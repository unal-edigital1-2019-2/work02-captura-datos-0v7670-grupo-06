==> flow/design.v <==
`timescale 1ns / 1ps
module cam_read #(
parameter AW = 15  
)(
input pclk,
input rst,
input vsync,
input href,
input [7:0] px_data,
output reg [AW-1:0] mem_px_addr,
output reg [7:0]  mem_px_data,
output reg px_wr
   );
reg countData;
initial begin
countData <= 0;
mem_px_addr <= -1;
end
always @(posedge pclk)begin
if(!rst)begin
if(!vsync)begin
if(href)begin
if(countData == 0)begin
mem_px_data[7] <= px_data[7];
mem_px_data[6] <= px_data[6];
mem_px_data[5] <= px_data[5];
mem_px_data[4] <= px_data[2];
mem_px_data[3] <= px_data[1];
mem_px_data[2] <= px_data[0];
countData <= 1;
px_wr <= 0;
end
if(countData == 1)begin
mem_px_data[1] <= px_data[4];
mem_px_data[0] <= px_data[3];
px_wr <= 1;
mem_px_addr <= mem_px_addr + 1;
countData <= 0;
end
end else begin  
px_wr <= 0;
end
end else begin   
mem_px_addr <= 0;
px_wr <= 0;
end
end
end
endmodule
# Step by step through the tools: cam_read
# The steps from the RTL of cam_read to its reports follow in flow order.
# Lines are those of the file above, counted from 1.
# Operators: Yosys type, input widths -> output width; for muxes data width and select width s.
# Library cell names are shortened.
# Not given: -
# setup
top_module,cam_read
clock,pclk
lib,sky130hd
pvt_corner,tt_025C_1v80

# Word-level counts
# Counts by Yosys on the flattened word-level netlist (proc, flatten, opt, wreduce; memories kept). Register bits leave out memories and registers merged into their read ports (data or address). Print and check cells are left out. Cells with the same type and inputs are merged into one.
# bits
register_bits,25
in_bits,12
out_inout_bits,24
word_cells,26
# op_classes
logic,4
n_addsub,1
mux,3
reduce_and_logical,7
# op_table
operator,n
$mux 15,2
$add 15x1->15 const B,1
$reduce_and 4->1,2
$reduce_and 3->1,2
$not 1->1,4
$reduce_bool 2->1,2
$reduce_or 2->1,1
$mux 1,1

# Longest topological paths
# Yosys ltp: most cells in a row. Word level: on the elaborated netlist, between registers, memories and ports. Mapped: between sequential cells and ports; inverters and the memories' decode and read muxes count.
# depth
word_depth,3
ABC_AREA,0
mapped_depth,4
depth_no_buf,4

# After synthesis
# Source: synth_stat.txt of the flow (Yosys; design flattened, memories mapped). It holds for the ABC_AREA given above (unset counts as 0); a run with the other value may have another netlist.
# mapped
sequential_area_um2,750.7
buf_cells,2
area_um2,1148.6
ff_cells,25
stdcells,90
# types
cell_type,n,type_area_um2
edfxtp_1,25,750.72
a21oi_1,9,45.043
nor2_1,8,30.029
o31ai_1,4,30.029
or4_1,4,30.029
nand4_1,4,25.024
or3_1,4,25.024
mux2_1,2,22.522
nand3_4,1,17.517
xor2_1,2,17.517
inv_1,4,15.014
nand3_1,3,15.014
nor3b_1,2,15.014
and2_1,2,12.512
ha_1,1,12.512
nand4_2,1,12.512
nor2b_1,2,12.512
nor4_1,2,12.512
# Other cell types: 5; their cells: 10.

# Path before layout
# Path of least setup slack by OpenSTA after synthesis, without wires, with an ideal clock, recovery checks aside; 20% of the period is set as input and as output delay. Where synthesis merged equal registers, the netlist keeps one of their names.
# synth_path
path_kind,in2reg
startpoint,input port vsync
endpoint,register mem_px_addr[0]
t_required_ns,2.513
clock_period_ns,2.9
path_buffers,1
driving_pins,3
path_slack_ns,0.950
delay_ns,1.370
arrival_time_ns,1.563
setup_ns,0.387
in_delay_ns,0.580
t_first_pin_ns,0.580
synth_period_reached_ns,1.95
# "delay_ns" is the arrival time less input delay plus setup time.
# "driving_pins" counts driving pins, that of a launching flip-flop among them; a cell with two outputs on the path counts twice.
# "synth_period_reached_ns" is the clock period less the worst setup slack; recovery checks do not enter. This is arithmetic on one report: input and output delays are still those of the set period (20% each).
# The rows between start and end are the longest chain of elaborated cells between them; the timing report does not say that the signal goes this way. Where chains are equally long, one stands for them.
# A line is the first line of the expression or statement that the cell stems from. Yosys adds cells for indexed reads and writes and turns some case tables into memories.
# synth_between
path_cell_list,clkbuf_1 -> a21oi_1 -> nor2_1
elab_chain_cells,2
cells_between,3
cone_lines,0
cone_classes,reduce/logical: 3
# synth_rtl
element,line,text
"start, declared",7,"input vsync,"
$reduce_bool 2->1,-,
$reduce_and 3->1,-,
"end, assigned",37,mem_px_addr <= mem_px_addr + 1;
"end, assigned",44,mem_px_addr <= 0;
"end, declared",10,"output reg [AW-1:0] mem_px_addr,"

# Timing after layout
# Path of least setup slack in the final report of record 2 (OpenROAD, finished layout, wires in). Where an end is a register, its clock arrival counts in the times.
# layout_path
path_kind,in2reg
startpoint,input port vsync
endpoint,register mem_px_addr[10]
path_buffers,2
path_slack_ns,0.30
clock_period_ns,2.42
t_required_ns,2.31
in_delay_ns,0.48
t_first_pin_ns,0.48
arrival_time_ns,2.01
driving_pins,4
setup_ns,0.36
# The rows between start and end are the longest chain of elaborated cells between them; the timing report does not say that the signal goes this way. Where chains are equally long, one stands for them.
# layout_between
path_cell_list,clkdlybuf4s50_1 -> clkbuf_1 -> a21oi_1 -> nor2_2
elab_chain_cells,2
cells_between,3
cone_lines,0
cone_classes,reduce/logical: 3
# layout_rtl
element,line,text
"start, declared",7,"input vsync,"
$reduce_bool 2->1,-,
$reduce_and 3->1,-,
"end, assigned",37,mem_px_addr <= mem_px_addr + 1;
"end, assigned",44,mem_px_addr <= 0;
"end, declared",10,"output reg [AW-1:0] mem_px_addr,"

# Flow measurements of cam_read on sky130hd: 2 stored runs with different settings, listed in no order. Input and output delays are each 20% of the period that was set; the output load is 0.01 pF.
# "achieved_period_ns" = clock period - worst setup slack. The figure is calculated, with input and output delays left at 20% of the set period.
# By "timing.worst_path_ns" is meant the share of the clock period that the worst setup path is allowed (20% is reserved at inputs, 20% at outputs), minus its slack. Clock arrival times at its registers enter into it.
# "final_power_w": no workload was simulated; the value follows from the tool's default switching activity.
# A setting shown as -- is not set for that run.
# Among the results, -- means that no value is shown for the run.
item,record 1,record 2
period_ns,3.34,2.42
CORE_UTILIZATION,52,51
SETUP_SLACK_MARGIN,0.24,0.03
PLACE_DENSITY,0.71,--
CORE_ASPECT_RATIO,0.7,1.97
CELL_PAD_IN_SITES_GLOBAL_PLACEMENT,2,--
CELL_PAD_IN_SITES_DETAIL_PLACEMENT,2,0
TNS_END_PERCENT,80,--
GPL_TIMING_DRIVEN,0,0
GPL_ROUTABILITY_DRIVEN,1,--
CTS_CLUSTER_SIZE,70,56
CAP_MARGIN,30,20
MIN_ROUTING_LAYER,met1,met1
CORE_MARGIN,2,7
SLEW_MARGIN,20,20
PLACE_DENSITY_LB_ADDON,--,0.04
ABC_AREA,--,0
setup_tns_ns,--,0.000
final_die_area_um2,--,3854.0
timing.worst_path_ns,--,1.63
path_kind,--,in2reg
final_power_w,--,0.0008524
setup_ws_ns,--,0.303
achieved_period_ns,--,2.117
yosys_chip_area_um2,--,1148.6
final_util_pct,--,73.0
# Record 1: not finished: placement ended with error GPL-0301
